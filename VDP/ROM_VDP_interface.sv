==> flow/design.v <==
`timescale 1ns / 1ps
module ROM_VDP_interface(
    input logic clk, srst_n,
    input logic [15:0] VDP_DO,  
    input logic [21:0] ROM_dout,
    input logic VDP_DTACK_N,
    output logic ROM_ena,
    output logic [11:0]ROM_addr,
    output logic [15:0] VDP_DI,  
    output logic [4:0] VDP_A,  
    output logic VDP_RNW,
    output logic VDP_SEL);
    logic [11:0] ROM_ADDR;  
    logic [21:0] ROM_DATA;
    logic ROM_EN;
    assign ROM_DATA = ROM_dout;
    assign ROM_addr = ROM_ADDR;
    assign ROM_ena = ROM_EN;
    enum logic [1:0] {RESET, ROM_READ, VDP_WRITE, WAIT} state;
    always_ff @(posedge clk) begin
        if(!srst_n) begin
            state <= RESET;
        end
        if(state == RESET) begin
            state <= ROM_READ;
            ROM_ADDR <= 16'd0;
            ROM_EN <= 1'b1;
        end
        if(state == ROM_READ) begin
            state <= VDP_WRITE;
            VDP_DI <= ROM_DATA[15:0];
            VDP_A <= ROM_DATA[20:16];
            VDP_RNW <= ROM_DATA[21];
            VDP_SEL <= 1'b1;
            ROM_EN <= 1'b0;
        end
        if(state==VDP_WRITE) begin
            state<=WAIT;
            ROM_ADDR <= ROM_ADDR + 1;
        end
        if(state==WAIT) begin
            if(!VDP_DTACK_N) begin
                state <= ROM_READ;
                ROM_EN <= 1'b1;
                VDP_SEL <= 1'b0;
            end
            else begin
                state <= WAIT;
            end
        end    
    end    
endmodule
-- Step by step through the tools: ROM_VDP_interface
What the tools print for ROM_VDP_interface, step after step.
Line numbers count from 1 in the design file above.
Library cell names are shortened.
The mark -- stands for no value.
- design top: ROM_VDP_interface
- clock input: clk
- standard-cell library: sky130hd
- timing corner: tt_025C_1v80

-- Word level
Yosys after proc, flatten, opt, wreduce and memory -nomap, before mapping. Memory bits, and registers merged into a memory's read port (data or address), are not among the register bits. Print and check cells are not counted. Equal cells are merged and count once.
- mux-type cells: 15
- noted add/subtract/negate cells: 1
- reductions and logical operators: 2
- noted equality and inequality tests: 4
- operators with widths (operator ; number):
    12-bit two-way mux ; 2
    12-bit by 1-bit adder with 12-bit output (second input constant) ; 1
    2-bit two-way mux ; 6
    1-bit two-way mux ; 7
    5-bit by 1-bit inequality test with 1-bit output (second input constant) ; 1
    2-bit equality test (second input constant) ; 2
    2-bit by 1-bit equality test with 1-bit output (second input constant) ; 1
    2-bit zero test ; 1
    2-bit nonzero test ; 1
- input port bits: 41
- noted cells after elaboration: 29
- noted bits in registers: 38
- output and inout bits: 36

-- Depth
Yosys ltp: most cells in a row. Word level: on the elaborated netlist, between registers, memories and ports. Mapped: between sequential cells and ports; inverters and the memories' decode and read muxes count.
- word-level depth: 5
- ABC_AREA: 0
- noted gate-level depth with buffers: 4
- mapped depth without buffers at 4

-- Synthesis result
The flow's flattened synthesis, as Yosys stat reports it; memories are mapped. The netlist is that of the ABC_AREA named above (0 if unset); the other value can give another one.
The area totals of this step are shown rounded.
- cell types (cell ; number ; total area (sq um)):
    edfxtp_1 ; 34 ; 1.02E+03
    dfxtp_1 ; 5 ; 100.096
    xor2_1 ; 8 ; 70.067
    nand4_4 ; 1 ; 21.27
    nor4_4 ; 1 ; 21.27
    nor2_1 ; 5 ; 18.768
    nand3_4 ; 1 ; 17.517
    xnor2_1 ; 2 ; 17.517
    a21o_1 ; 2 ; 15.014
    nand3_1 ; 3 ; 15.014
    ha_1 ; 1 ; 12.512
    nand2_1 ; 3 ; 11.261
    nor3_1 ; 2 ; 10.01
    inv_1 ; 2 ; 7.507
    and3_1 ; 1 ; 6.256
    nor2b_1 ; 1 ; 6.256
- area of sequential cells at 1120 sq um
- flip-flop cells at 39
- noted mapped cells: 72
- synthesis area at 1370 sq um

-- Timing after synthesis
OpenSTA on the mapped netlist: ideal clock, no wires. The path of least setup slack (recovery checks aside). Input and output delay are each 20% of the period. Register names are those of the netlist, which keeps one name where synthesis merged equal registers.
- kind: register to register
- start: reg ROM_ADDR[0]
- end: reg ROM_ADDR[6]
- data arrival time: 1.114 ns
- setup slack at -0.027 ns
- noted path delay: 1.377 ns
- noted stages on the path: 5
- library setup time: 0.263 ns
- clock period: 1.35 ns
- synthesis period reached at 1.377 ns
"path delay" is the arrival time less input delay plus setup time.
"stages on the path" counts driving pins, that of a launching flip-flop among them; a cell with two outputs on the path counts twice.
"synthesis period reached" = period - worst setup slack (recovery checks aside). The figure is calculated, with input and output delays left at 20% of the set period.
The rows between start and end are the longest chain of elaborated cells between them; the timing report does not say that the signal goes this way. Where chains are equally long, one stands for them.
Each line given opens the expression or statement behind the cell; cells for indexed reads and writes are added by Yosys, which also makes memories of some case tables.
- path through: edfxtp_1 ha_1 and3_1 nand3_1 xnor2_1
- cells in the longest elaborated chain: 2
- RTL lines, path after synthesis (what ; RTL line ; RTL):
    start, declared ; 13 ; logic [11:0] ROM_ADDR;
    start, assigned ; 26 ; ROM_ADDR <= 16'd0;
    start, assigned ; 39 ; ROM_ADDR <= ROM_ADDR + 1;
    12-bit by 1-bit adder with 12-bit output ; 39 ;
    12-bit two-way mux ; 37 ; if(state==VDP_WRITE) begin
    end, assigned ; 26 ;
    end, assigned ; 39 ;
    end, declared ; 13 ;

-- Path in the finished layout
Path of least setup slack in the final report of run A (OpenROAD, finished layout, wires in). Where an end is a register, its clock arrival counts in the times.
- kind: register to output
- start: reg ROM_ADDR[2]
- end: out ROM_addr[2]
- noted stages on the path: 2
- setup slack at 0.77 ns
- clock period: 2.68 ns
- data arrival time: 1.38 ns
- path through: edfxtp_1 clkdlybuf4s50_1
- cells in the longest elaborated chain: 0
- RTL lines, path after layout (what ; RTL line ; RTL):
    start, declared ; 13 ; logic [11:0] ROM_ADDR;
    start, assigned ; 26 ; ROM_ADDR <= 16'd0;
    start, assigned ; 39 ; ROM_ADDR <= ROM_ADDR + 1;
    end, declared ; 8 ; output logic [11:0]ROM_addr,

Ticket comment

Settings and measured results of 2 stored flow runs for module ROM_VDP_interface (sky130hd), not sorted in any way. The constraints put input and output delay at 20% of the set period each and load the outputs with 0.01 pF.
By "clock period achieved" is meant the clock period of the run minus its worst setup slack. This is arithmetic on one report: input and output delays are still those of the set period (20% each).
By "worst setup path time" is meant the share of the clock period that the worst setup path is allowed (20% is reserved at inputs, 20% at outputs), minus its slack. Clock arrival times at its registers enter into it.
"power" rests on the timing tool's default activity at the inputs, not on a simulated workload.
Results are given in rounded form.

Run A
Settings were period_ns = 2.68; CORE_UTILIZATION = 22; PLACE_DENSITY_LB_ADDON = 0.28; CORE_ASPECT_RATIO = 0.8; CELL_PAD_IN_SITES_DETAIL_PLACEMENT = 0; GPL_TIMING_DRIVEN = 1; GPL_ROUTABILITY_DRIVEN = 1; CTS_CLUSTER_SIZE = 60; CTS_CLUSTER_DIAMETER = 70; SLEW_MARGIN = 5; MIN_ROUTING_LAYER = met2; CAP_MARGIN = 20; CORE_MARGIN = 2
- clock period achieved: 1.912 ns
- worst setup slack after layout: 0.768 ns
- power: 1,060 µW
- noted the worst hold slack: 0.451 ns
- noted the final setup TNS: 0.000 ns
- standard-cell area after layout: 2,140 sq um
- area inside the die boundary at 6,880 sq um
- noted the worst setup path time: 1.38 ns
- kind of the worst setup path: register to output
- noted the utilization after routing: 0.359
- synthesized cell area: 1,370 sq um

Run B
Settings were period_ns = 2.75; CORE_UTILIZATION = 49; SETUP_SLACK_MARGIN = -0.06; PLACE_DENSITY_LB_ADDON = 0.2; ABC_AREA = 0; GPL_ROUTABILITY_DRIVEN = 0; CTS_CLUSTER_SIZE = 86; CAP_MARGIN = 25; CORE_MARGIN = 2; SLEW_MARGIN = 20
- clock period achieved: 1.989 ns
- worst setup slack after layout: 0.761 ns
- power: 941 µW
- noted the worst hold slack: 0.471 ns
- noted the final setup TNS: 0.000 ns
- standard-cell area after layout: 2,070 sq um
- area inside the die boundary at 3,240 sq um
- noted the worst setup path time: 1.44 ns
- kind of the worst setup path: register to output
- noted the utilization after routing: 0.762
- synthesized cell area: 1,370 sq um
